==> flow/design.v <==
module traffic_controller_fsm (
    input clk,                
    input reset,              
    input A1, A2, A3, A4,    
    input night_mode,        
    input violation_force,    
    output [3:0] state_out,      
    output [71:0] violation_warning,  
    output [23:0] R1_light,    
    output [23:0] R2_light,    
    output [23:0] R3_light,    
    output [23:0] R4_light     
);
    parameter T_GREEN     = 32'd40000000;
    parameter T_YELLOW    = 32'd3000000;
    parameter T_FLASH     = 32'd500000; 
    localparam G = "G";
    localparam Y = "Y";
    localparam R = "R";
    localparam VIOLATION = "VIOLATION";
    localparam NORMAL    = "NORMAL";
    localparam S0_R1_G     = 4'b0000; 
    localparam S1_R1_Y     = 4'b0001; 
    localparam S2_R2_G     = 4'b0010; 
    localparam S3_R2_Y     = 4'b0011; 
    localparam S4_R3_G     = 4'b0100; 
    localparam S5_R3_Y     = 4'b0101; 
    localparam S6_R4_G     = 4'b0110; 
    localparam S7_R4_Y     = 4'b0111; 
    localparam S_EMERGENCY_R1    = 4'b1000; 
    localparam S_EMERGENCY_R2    = 4'b1001; 
    localparam S_EMERGENCY_R3    = 4'b1010;
    localparam S_EMERGENCY_R4    = 4'b1011;
    localparam S_FLASH_RY_R = 4'b1100; 
    localparam S_FLASH_OFF  = 4'b1101; 
    reg [3:0] current_state, next_state; 
    reg [31:0] timer_count;
    reg [2:0] emergency_road_reg; 
    reg [23:0] R1_light_reg, R2_light_reg, R3_light_reg, R4_light_reg;
    reg [71:0] violation_warning_reg;
    assign R1_light  = R1_light_reg; 
    assign R2_light  = R2_light_reg;
    assign R3_light  = R3_light_reg;
    assign R4_light  = R4_light_reg;
    assign state_out = current_state;
    assign violation_warning = violation_warning_reg;
    always @(*) begin
        if (A1) emergency_road_reg = 3'd1;
        else if (A2) emergency_road_reg = 3'd2;
        else if (A3) emergency_road_reg = 3'd3;
        else if (A4) emergency_road_reg = 3'd4;
        else emergency_road_reg = 3'd0;
        if (violation_force) begin
            violation_warning_reg = VIOLATION;
        end else begin
            violation_warning_reg = NORMAL;
        end
    end
    always @(posedge clk or posedge reset) begin
        if (reset) begin
            current_state <= S0_R1_G; 
            timer_count <= 0;
        end else begin
            current_state <= next_state;
            if (current_state == next_state) begin
                timer_count <= timer_count + 1;
            end else begin
                timer_count <= 0;
            end
        end
    end
    always @(*) begin
        next_state = current_state; 
        if (emergency_road_reg != 3'd0) begin
            case (emergency_road_reg)
                3'd1: next_state = S_EMERGENCY_R1;
                3'd2: next_state = S_EMERGENCY_R2;
                3'd3: next_state = S_EMERGENCY_R3;
                3'd4: next_state = S_EMERGENCY_R4;
            endcase
        end 
        else if (night_mode) begin
            if (current_state != S_FLASH_RY_R && current_state != S_FLASH_OFF) begin
                next_state = S_FLASH_RY_R;
            end 
            else begin
                if (current_state == S_FLASH_RY_R && timer_count >= T_FLASH) next_state = S_FLASH_OFF;
                if (current_state == S_FLASH_OFF && timer_count >= T_FLASH) next_state = S_FLASH_RY_R;
            end
        end
        else begin 
            if (current_state >= S_EMERGENCY_R1 && current_state <= S_EMERGENCY_R4) begin
                next_state = S0_R1_G; 
            end
            if (current_state == S_FLASH_RY_R || current_state == S_FLASH_OFF) begin
                next_state = S0_R1_G; 
            end
            else begin
                case (current_state)
                    S0_R1_G: if (timer_count >= T_GREEN) next_state = S1_R1_Y;
                    S1_R1_Y: if (timer_count >= T_YELLOW) next_state = S2_R2_G;
                    S2_R2_G: if (timer_count >= T_GREEN) next_state = S3_R2_Y;
                    S3_R2_Y: if (timer_count >= T_YELLOW) next_state = S4_R3_G;
                    S4_R3_G: if (timer_count >= T_GREEN) next_state = S5_R3_Y;
                    S5_R3_Y: if (timer_count >= T_YELLOW) next_state = S6_R4_G;
                    S6_R4_G: if (timer_count >= T_GREEN) next_state = S7_R4_Y;
                    S7_R4_Y: if (timer_count >= T_YELLOW) next_state = S0_R1_G; 
                    default: next_state = S0_R1_G;
                endcase
            end
        end
    end
    always @(*) begin
        R1_light_reg = R; R2_light_reg = R;
        R3_light_reg = R; R4_light_reg = R;
        case (current_state)
            S_EMERGENCY_R1: R1_light_reg = G;
            S_EMERGENCY_R2: R2_light_reg = G;
            S_EMERGENCY_R3: R3_light_reg = G;
            S_EMERGENCY_R4: R4_light_reg = G;
            S_FLASH_RY_R: begin
                R1_light_reg = Y; R3_light_reg = Y; 
                R2_light_reg = Y; R4_light_reg = Y; 
            end
            S_FLASH_OFF: begin
                R1_light_reg = 24'h0; R2_light_reg = 24'h0; 
                R3_light_reg = 24'h0; R4_light_reg = 24'h0;
            end 
            S0_R1_G: R1_light_reg = G;
            S1_R1_Y: R1_light_reg = Y;
            S2_R2_G: R2_light_reg = G;
            S3_R2_Y: R2_light_reg = Y;
            S4_R3_G: R3_light_reg = G;
            S5_R3_Y: R3_light_reg = Y;
            S6_R4_G: R4_light_reg = G;
            S7_R4_Y: R4_light_reg = Y;
        endcase
    end
endmodule
# From RTL to reports: traffic_controller_fsm
# What the tools print for traffic_controller_fsm, step after step.
# Line numbers count from 1 in the design file above.
# Operators carry their Yosys type and port widths (W data, S select, Z words).
# Library cell names are shortened.
# Not given: n/a
[design]
design = "traffic_controller_fsm"
clock = "clk"
cell_library = "sky130hd"
corner = "tt_025C_1v80"

# After elaboration
# Yosys after proc, flatten, opt, wreduce and memory -nomap, before mapping. Enables and synchronous resets that opt folds into registers are not counted as muxes. Memory bits, and registers merged into a memory's read port (data or address), are not among the register bits. Print and check cells are not counted. Equal cells are merged and count once.
# Memory sizes are those after Yosys's memory passes, which may raise the word count (mostly to a power of two), join words into wider ones and drop unused or constant bits.
[classes]
equal = 16
n_addsub = 1
n_reduce_logical = 7
muxes = 23
compare = 5
[ops]
columns = ["operator", "count"]
rows = [
  ["$mux W71", 1],
  ["$mux W4", 15],
  ["$add A32 B1 Y32 const B", 1],
  ["$ge A32 B19 Y1 const B", 1],
  ["$ge A32 B22 Y1 const B", 1],
  ["$ge A32 B26 Y1 const B", 1],
  ["$pmux W4 S8", 1],
  ["$mux W32", 1],
  ["$eq A4 B3 Y1 const B", 4],
  ["$pmux W4 S4", 1],
  ["$mux W3", 4],
  ["$eq A4 B2 Y1 const B", 2],
  ["$eq A4 B4 Y1 const B", 2],
  ["$ne A4 B4 Y1 const B", 2],
  ["$eq A3 B2 Y1 const B", 2],
  ["$logic_and A1 B1 Y1", 4],
  ["$eq A4 B1 Y1 const B", 1],
  ["$ge A4 B4 Y1 const B", 1],
  ["$le A4 B4 Y1 const B", 1],
  ["$eq A4 B4 Y1", 1],
  ["$logic_not A4 Y1", 1],
  ["$eq A3 B1 Y1 const B", 1],
  ["$eq A3 B3 Y1 const B", 1],
  ["$reduce_bool A3 Y1", 1],
  ["$logic_or A1 B1 Y1", 1],
]
[word_totals]
out_inout_bits = 172
n_memories = 1
mem_bits_ro = 384
ff_bits = 36
[memory_table]
columns = ["name", "words", "width", "read_ports", "write_ports", "line_no", "rtl"]
rows = [
  ["(name not given)", 16, 24, 1, 0, 116, "case (current_state)"],
]

# Depth
# Depth = most cells in a row (Yosys ltp): at word level without a register or memory, in the mapped netlist without a sequential cell, where the memories' decode and read muxes count.
[logic_depth]
depth_word = 10
ABC_AREA = 0
mapped_depth = 8

# After synthesis
# The flow's flattened synthesis, as Yosys stat reports it; memories are mapped. The netlist is that of the ABC_AREA named above (0 if unset); the other value can give another one.
# Totals and module areas in this step are rounded.
[types]
columns = ["cell", "count", "type_area_um2"]
rows = [
  ["buf_4", 149, 1.12E+03],
  ["dfrtp_1", 36, 900.864],
  ["nor4_2", 31, 387.872],
  ["xor2_1", 18, 157.651],
  ["xnor2_1", 15, 131.376],
  ["nor2_1", 22, 82.579],
  ["nand2_1", 20, 75.072],
  ["nand3_1", 14, 70.067],
  ["a21oi_1", 12, 60.058],
  ["nor3_1", 12, 60.058],
  ["clkbuf_1", 14, 52.55],
  ["nor4_1", 8, 50.048],
  ["and4_1", 5, 43.792],
  ["o21ai_0", 8, 40.038],
  ["buf_6", 3, 33.782],
  ["nor2b_1", 5, 31.28],
  ["inv_1", 8, 30.029],
  ["or4_1", 4, 30.029],
]
# Other cell types: 40; their cells: 65.
[synth_totals]
ff_cells = 36
mapped_cells = 449
area_um2 = 3879

# Worst setup path after synthesis
# Source: OpenSTA report_checks on the synthesized netlist (no wires, ideal clock, input and output delay 20% of the period each), path of least setup slack; recovery checks are left aside. Register names are those of the netlist, which keeps one name where synthesis merged equal registers.
[synth_path]
path_type = "flip-flop to flip-flop"
startpoint = "reg timer_count[30]"
endpoint = "reg timer_count[22]"
tclk_ns = 2.9
required_ns = 2.754
n_path_buf = 1
path_delay_ns = 2.392
path_slack_ns = 0.508
arrival_ns = 2.246
driving_pins = 8
synth_period_reached_ns = 2.392
# "path_delay_ns" = arrival - input delay + setup time.
# "driving_pins": output pins that drive a net of the path, with the launching flip-flop's if there is one; two outputs of one cell count as two.
# "synth_period_reached_ns" is the clock period less the worst setup slack; recovery checks do not enter. This is arithmetic on one report: input and output delays are still those of the set period (20% each).
# The rows between start and end are the longest chain of elaborated cells between them; the timing report does not say that the signal goes this way. Where chains are equally long, one stands for them.
# A line is the first line of the expression or statement that the cell stems from. Yosys adds cells for indexed reads and writes and turns some case tables into memories.
# At most two assigning lines are given for a register; there are more.
[synth_via]
path_cell_list = "dfrtp_1 or4_4 or4b_1 o31ai_2 o31ai_2 o21ai_4 buf_6 nor4_2"
elab_chain_len = 9
cells_between = 22
cone_classes = "compare (3); eq/ne (1); mux (16); reduce/logical (2)"
[synth_rtl]
columns = ["item", "line_no", "rtl"]
rows = [
  ["start, declared", 37, "reg [31:0] timer_count;"],
  ["start, assigned", 62, "timer_count <= 0;"],
  ["start, assigned", 66, "timer_count <= timer_count + 1;"],
  ["$ge A32 B19 Y1", 87, "if (current_state == S_FLASH_RY_R && timer_count >= T_FLASH) next_state = S_FLASH_OFF;"],
  ["$logic_and A1 B1 Y1", 87, ""],
  ["$mux W4", 87, ""],
  ["$mux W4", 88, "if (current_state == S_FLASH_OFF && timer_count >= T_FLASH) next_state = S_FLASH_RY_R;"],
  ["$mux W4", 83, "if (current_state != S_FLASH_RY_R && current_state != S_FLASH_OFF) begin"],
  ["$mux W4", 82, "else if (night_mode) begin"],
  ["$mux W4", 74, "if (emergency_road_reg != 3'd0) begin"],
  ["$eq A4 B4 Y1", 65, "if (current_state == next_state) begin"],
  ["$mux W32", 65, ""],
  ["end, assigned", 62, ""],
  ["end, assigned", 66, ""],
  ["end, declared", 37, ""],
]

# Path in the finished layout
# From the final timing report of flow run A: the path of least setup slack in the routed layout; clock arrival at registers is part of the times.
[layout_path]
path_type = "flip-flop to flip-flop"
startpoint = "reg timer_count[30]"
endpoint = "reg timer_count[16]"
required_ns = 1.98
path_slack_ns = -0.74
n_path_buf = 3
tclk_ns = 1.83
arrival_ns = 2.72
driving_pins = 10
# The rows between start and end are the longest chain of elaborated cells between them; the timing report does not say that the signal goes this way. Where chains are equally long, one stands for them.
# At most two assigning lines are given for a register; there are more.
[layout_via]
path_cell_list = "dfrtp_1 or4_4 or4b_4 o31ai_4 o31ai_4 o21ai_4 buf_12 buf_12 buf_12 nor4_4"
elab_chain_len = 9
cells_between = 22
cone_classes = "compare (3); eq/ne (1); mux (16); reduce/logical (2)"
[layout_rtl]
columns = ["item", "line_no", "rtl"]
rows = [
  ["start, declared", 37, "reg [31:0] timer_count;"],
  ["start, assigned", 62, "timer_count <= 0;"],
  ["start, assigned", 66, "timer_count <= timer_count + 1;"],
  ["$ge A32 B19 Y1", 87, "if (current_state == S_FLASH_RY_R && timer_count >= T_FLASH) next_state = S_FLASH_OFF;"],
  ["$logic_and A1 B1 Y1", 87, ""],
  ["$mux W4", 87, ""],
  ["$mux W4", 88, "if (current_state == S_FLASH_OFF && timer_count >= T_FLASH) next_state = S_FLASH_RY_R;"],
  ["$mux W4", 83, "if (current_state != S_FLASH_RY_R && current_state != S_FLASH_OFF) begin"],
  ["$mux W4", 82, "else if (night_mode) begin"],
  ["$mux W4", 74, "if (emergency_road_reg != 3'd0) begin"],
  ["$eq A4 B4 Y1", 65, "if (current_state == next_state) begin"],
  ["$mux W32", 65, ""],
  ["end, assigned", 62, ""],
  ["end, assigned", 66, ""],
  ["end, declared", 37, ""],
]

# Flow measurements of traffic_controller_fsm on sky130hd: 2 stored runs with different settings, listed in no order. Input and output delays are each 20% of the period that was set; the output load is 0.01 pF.
# "worst_path_ns" = time allowed to the worst setup path (clock period - input delay - output delay, where it has them) - its slack; a late launch clock adds to it, a late capture clock takes from it.
# The results are shown rounded.

[[run]]
name = "flow run A"
[run.settings]
period_ns = 1.83
CORE_UTILIZATION = 41
SETUP_SLACK_MARGIN = 0.09
PLACE_DENSITY_LB_ADDON = 0.21
CORE_ASPECT_RATIO = 1.92
MAX_ROUTING_LAYER = "met5"
CAP_MARGIN = 20
CORE_MARGIN = 2
SLEW_MARGIN = 20
[run.results]
setup_worst_slack_ns = -0.737
die_um2 = 10300
finalCellArea_um2 = 5618
worst_path_ns = 2.57
critical_path_kind = "flip-flop to flip-flop"
tns_ns = -23.81
ys_area_um2 = 3879

[[run]]
name = "flow run B"
[run.settings]
period_ns = 2.91
CORE_UTILIZATION = 64
CAP_MARGIN = 20
CORE_MARGIN = 2
SLEW_MARGIN = 20
[run.results]
setup_worst_slack_ns = 0.217
die_um2 = 6699
finalCellArea_um2 = 3986
worst_path_ns = 2.11
critical_path_kind = "flip-flop to output port"
tns_ns = 0.000
ys_area_um2 = 3879
